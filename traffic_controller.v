==> flow/design.v <==
module traffic_light_controller(
     clk,rst,light_M1,light_s,light_MT,light_M2);
     input clk,rst;
     output reg [2:0]light_M1 ;
    output reg [2:0]light_s ;
    output reg [2:0]light_MT ;
    output reg [2:0]light_M2 ;
    parameter S1=0, S2=1, S3=2, S4=3, S5=4, S6=5;
    reg [3:0]count ;
    reg [2:0] ps ;
    parameter sec7=7, sec5=5, sec2=2, sec3=3 ;
    always@(posedge clk or posedge rst)
        begin
            if(rst==1)
            begin
                ps<=S1;
                count<=0;
            end
            else
             case (ps)
               S1 : if(count<sec7)
                        begin
                            ps <= S1;
                            count<=count+1;
                        end
                        else
                            begin
                                ps<=S2;
                                count<=0;
                            end
                S2: if (count<sec2) begin
                    ps <= S2;
                    count<=count+1;
                     end
                     else
                     begin
                        ps <= S3;
                        count<=0;
                     end 
                S3: if (count<sec5) begin
                    ps <= S3;
                    count<=count+1;
                end
                else 
                begin
                    ps <= S4;
                    count<=0;
                end   
                S4:  if (count<sec2) begin
                    ps<= S4;
                    count<=count+1;
                end     
                else
                begin
                    ps <=S5;
                    count<=0;
                end  
                S5: if (count<sec3) begin
                    ps<= S5;
                    count<= count+1;
                end   
                else
                begin
                    ps<= S6;
                    count<= 0;
                end
                S6: if (count<sec2) begin
                    ps <=S6;
                    count<= count+1;
                end
                else
                begin
                    ps <= S1;
                    count<=0;
                end
                default: ps <= S1;
             endcase
        end
        always@(ps)
            begin
                case (ps)
                  S1  : 
                  begin
                    light_M1<=3'b001;
                    light_M2<=3'b001;
                    light_MT<=3'b100;
                    light_s<=3'b100;
                  end
                  S2:
                  begin
                    light_M1<=3'b001;
                    light_M2<=3'b010;
                    light_MT<=3'b100;
                    light_s<=3'b100;
                  end
                  S3:
                  begin
                    light_M1<=3'b001;
                    light_M2<=3'b100;
                    light_MT<=3'b001;
                    light_s<=3'b100;
                  end
                  S4:
                  begin
                    light_M1<=3'b010;
                    light_M2<=3'b100;
                    light_MT<=3'b010;
                    light_s<=3'b100;
                  end
                  S5:
                  begin
                    light_M1<=3'b100;
                    light_M2<=3'b100;
                    light_MT<=3'b100;
                    light_s<=3'b001;
                  end
                  S6:
                  begin
                    light_M1<=3'b100;
                    light_M2<=3'b100;
                    light_MT<=3'b100;
                    light_s<=3'b010;
                  end
                    default: 
                    begin
                        light_M1<=3'b000;
                        light_M2<=3'b000;
                        light_MT<=3'b000;
                        light_s<=3'b000;
                    end
                endcase
            end
endmodule
* From RTL to reports: traffic_light_controller
Tool output for the design above, in the order of the flow.
Line numbers count from 1 in the design file above.
Operators carry their Yosys type and port widths (W data, S select, Z words).
Library cell names are shortened.
The mark - stands for no value.
- Top :: traffic_light_controller
- Clock input :: clk
- Library :: sky130hd
- Library corner :: tt_025C_1v80

* Word-level counts
Counts by Yosys on the flattened word-level netlist (proc, flatten, opt, wreduce; memories kept). Register bits leave out memories and registers merged into their read ports (data or address). Print and check cells are left out. Cells with the same type and inputs are merged into one.
- Input bits :: 2
- Memory cells :: 0
- ROM bits :: 0
- Latch bits :: 0
- Elaborated cells :: 36
- Register bits :: 7
- Output and inout port bits :: 12
- Bits in writable memories :: 0
- Clocked read ports x word width :: 0
- Equality and inequality tests :: 5
- Bitwise operators :: 0
- Multipliers :: 0
- Add/subtract/negate cells :: 1
- Div/mod/pow operators :: 0
- Multiplexer cells :: 16
- Magnitude comparators :: 4
- Shifts and indexed selects :: 0
- Reduce/logical cells :: 8
** Operators with widths (number)
- $pmux W3 S3 :: 4
- $pmux W3 S6 :: 1
- $pmux W4 S4 :: 1
- $mux W4 :: 4
- $reduce_or A4 Y1 :: 3
- $lt A4 B2 Y1 const B :: 2
- $lt A4 B3 Y1 const B :: 2
- $eq A3 B2 Y1 const B :: 2
- $eq A3 B3 Y1 const B :: 2
- $reduce_or A3 Y1 :: 2
- $reduce_bool A6 Y1 :: 1
- $mux W3 :: 2
- $add A4 B1 Y4 const B :: 1
- $eq A3 B1 Y1 const B :: 1
- $logic_not A3 Y1 :: 1
- $mux W1 :: 3
- $reduce_or A2 Y1 :: 1
- $mux W2 :: 1

* Depth
Depth = most cells in a row (Yosys ltp): at word level without a register or memory, in the mapped netlist without a sequential cell, where the memories' decode and read muxes count.
- Depth after elaboration :: 3
- ABC_AREA :: 0
- Gate-level depth with buffers :: 6
- Mapped depth without buffers :: 6

* After synthesis
The flow's flattened synthesis, as Yosys stat reports it; memories are mapped. The netlist is that of the ABC_AREA named above (0 if unset); the other value can give another one.
The area totals of this step are shown rounded.
** Cells by type
- dfrtp_1 :: number 9, area in all 225.216 µm²
- dfstp_2 :: number 1, area in all 26.275 µm²
- nor2_1 :: number 7, area in all 26.275 µm²
- a21oi_1 :: number 5, area in all 25.024 µm²
- ha_1 :: number 2, area in all 25.024 µm²
- nor3_1 :: number 5, area in all 25.024 µm²
- o31ai_2 :: number 2, area in all 25.024 µm²
- buf_6 :: number 2, area in all 22.522 µm²
- clkbuf_1 :: number 6, area in all 22.522 µm²
- inv_1 :: number 6, area in all 22.522 µm²
- or4_4 :: number 2, area in all 22.522 µm²
- o21ai_0 :: number 4, area in all 20.019 µm²
- nand2_1 :: number 5, area in all 18.768 µm²
- clkbuf_8 :: number 1, area in all 13.763 µm²
- nand2b_1 :: number 2, area in all 12.512 µm²
- or3_1 :: number 2, area in all 12.512 µm²
- nor2_4 :: number 1, area in all 11.261 µm²
- dlygate4sd3_1 :: number 1, area in all 10.01 µm²
Other cell types: 14; their cells: 14.
- Cells in the netlist :: 77
- Buffers :: 10
- Sequential area :: 251.5 µm²
- Flip-flops :: 10
- Chip area (Yosys) :: 673.1 µm²

* Worst setup path after synthesis
OpenSTA on the mapped netlist: ideal clock, no wires. The path of least setup slack (recovery checks aside). Input and output delay are each 20% of the period. Register names are those of the netlist, which keeps one name where synthesis merged equal registers.
- Path type :: reg-to-reg
- From :: reg ps
- To :: reg count[2]
- Path delay :: 1515 ps
- Launch time at the first pin :: 0 ps
- Stages :: 6
- Clock period :: 1450 ps
- Required time :: 1318 ps
- Buffers on the path :: 1
- Data arrival time :: 1383 ps
- Library setup time :: 132 ps
- Path slack :: -65 ps
- Period reached after synthesis :: 1515 ps
"path delay" = arrival - input delay + setup time.
"stages" counts driving pins, that of a launching flip-flop among them; a cell with two outputs on the path counts twice.
"period reached after synthesis" = period - worst setup slack (recovery checks aside). The figure is calculated, with input and output delays left at 20% of the set period.
An end named without its bit number is one bit of that signal or, where synthesis recoded a state register, one of its new flip-flops.
The rows between start and end are the longest chain of elaborated cells between them; the timing report does not say that the signal goes this way. Where chains are equally long, one stands for them.
Each line given opens the expression or statement behind the cell; cells for indexed reads and writes are added by Yosys, which also makes memories of some case tables.
At most two assigning lines are given for a register; there are more.
- Cell sequence :: dfrtp_1 buf_6 or4_4 nor2_4 a2bb2oi_1 nor2_1
- Length of the longest elaborated chain :: 3
- Elaborated cells between the ends (all ways) :: 9
- Classes of those cells :: eq/ne (5); mux (1); reduce/logical (3)
** RTL lines, path post-synthesis
- from (decl) :: line 10 : reg [2:0] ps ;
- from (assign) :: line 16 : ps<=S1;
- from (assign) :: line 23 : ps <= S1;
- $eq A3 B3 Y1 :: line 20 : case (ps)
- $reduce_or A3 Y1
- $pmux W4 S4 :: line 20
- to (assign) :: line 24 : count<=count+1;
- to (assign) :: line 33 : count<=count+1;
- to (decl) :: line 9 : reg [3:0]count ;
Nets of the timed path that keep an RTL name, with a line that drives or declares them; the list need not be complete.
** Nets with RTL names, path post-synthesis
- light_s[2] :: line 81 : case (ps)

* Worst path after layout
Path of least setup slack in the final report of stored run 1 (OpenROAD, finished layout, wires in). Where an end is a register, its clock arrival counts in the times.
The report prints the path's times to 10 ps; the period is as set.
- Path type :: reg-to-output
- From :: reg ps
- To :: out light_MT[2]
- Launch time at the first pin :: 270 ps
- Buffers on the path :: 1
- Output delay :: 590 ps
- Clock period :: 2960 ps
- Stages :: 4
- Path slack :: 500 ps
- Data arrival time :: 1870 ps
- Required time :: 2370 ps
An end named without its bit number is one bit of that signal or, where synthesis recoded a state register, one of its new flip-flops.
The rows between start and end are the longest chain of elaborated cells between them; the timing report does not say that the signal goes this way. Where chains are equally long, one stands for them.
At most two assigning lines are given for a register; there are more.
- Cell sequence :: dfrtp_1 or2_2 or3_1 clkdlybuf4s50_1
- Length of the longest elaborated chain :: 3
- Elaborated cells between the ends (all ways) :: 8
- Classes of those cells :: eq/ne (5); mux (1); reduce/logical (2)
** RTL lines, path after layout
- from (decl) :: line 10 : reg [2:0] ps ;
- from (assign) :: line 16 : ps<=S1;
- from (assign) :: line 23 : ps <= S1;
- $eq A3 B3 Y1 :: line 81 : case (ps)
- $reduce_or A4 Y1
- $pmux W3 S3 :: line 81
- to (decl) :: line 6 : output reg [2:0]light_MT ;

Lab notebook: traffic_light_controller

Stored flow runs of traffic_light_controller (2 of them; Yosys, OpenROAD, sky130hd). They differ in their settings and are not a sequence. Constraints: input delay and output delay 20% of the set period each, output load 0.01 pF.
By "period achieved" is meant the clock period of the run minus its worst setup slack. This is arithmetic on one report: input and output delays are still those of the set period (20% each).
By "worst setup path time" is meant the share of the clock period that the worst setup path is allowed (20% is reserved at inputs, 20% at outputs), minus its slack. Clock arrival times at its registers enter into it.
By "power" is meant OpenSTA's value without simulated activity: inputs other than the clock are taken to toggle once in ten clock periods, and the tool carries that through the logic.
"worst setup path time" is known to 10 ps.
Results are given in rounded form.

** Stored run 1
- Settings :: period_ns=2.96; CAP_MARGIN=20; CORE_MARGIN=2; CORE_UTILIZATION=40; SLEW_MARGIN=20
- Setup slack of the worst path :: 495 ps
- Period achieved :: 2465 ps
- Area of the synthesized netlist :: 673.1 µm²
- Worst setup path time :: 1870 ps
- Kind of the worst setup path :: reg-to-output
- Power :: 0.000267 W
- Standard-cell area after routing :: 790.8 µm²
- Utilization after layout :: 0.513
- Total die area :: 2027 µm²
- Post-route setup TNS :: 0 ps

** Stored run 2
- Settings :: period_ns=1.01; CORE_UTILIZATION=18; SETUP_SLACK_MARGIN=-0.03; PLACE_DENSITY_LB_ADDON=0.19; GPL_ROUTABILITY_DRIVEN=0; CTS_CLUSTER_SIZE=40; CTS_CLUSTER_DIAMETER=64; MIN_ROUTING_LAYER=met1; CAP_MARGIN=20; CORE_MARGIN=2; SLEW_MARGIN=20
- Setup slack of the worst path :: -581 ps
- Period achieved :: 1591 ps
- Area of the synthesized netlist :: 673.1 µm²
- Worst setup path time :: 1590 ps
- Kind of the worst setup path :: reg-to-reg
- Power :: 0.0008799 W
- Standard-cell area after routing :: 1259 µm²
- Utilization after layout :: 0.346
- Total die area :: 4245 µm²
- Post-route setup TNS :: -7037 ps
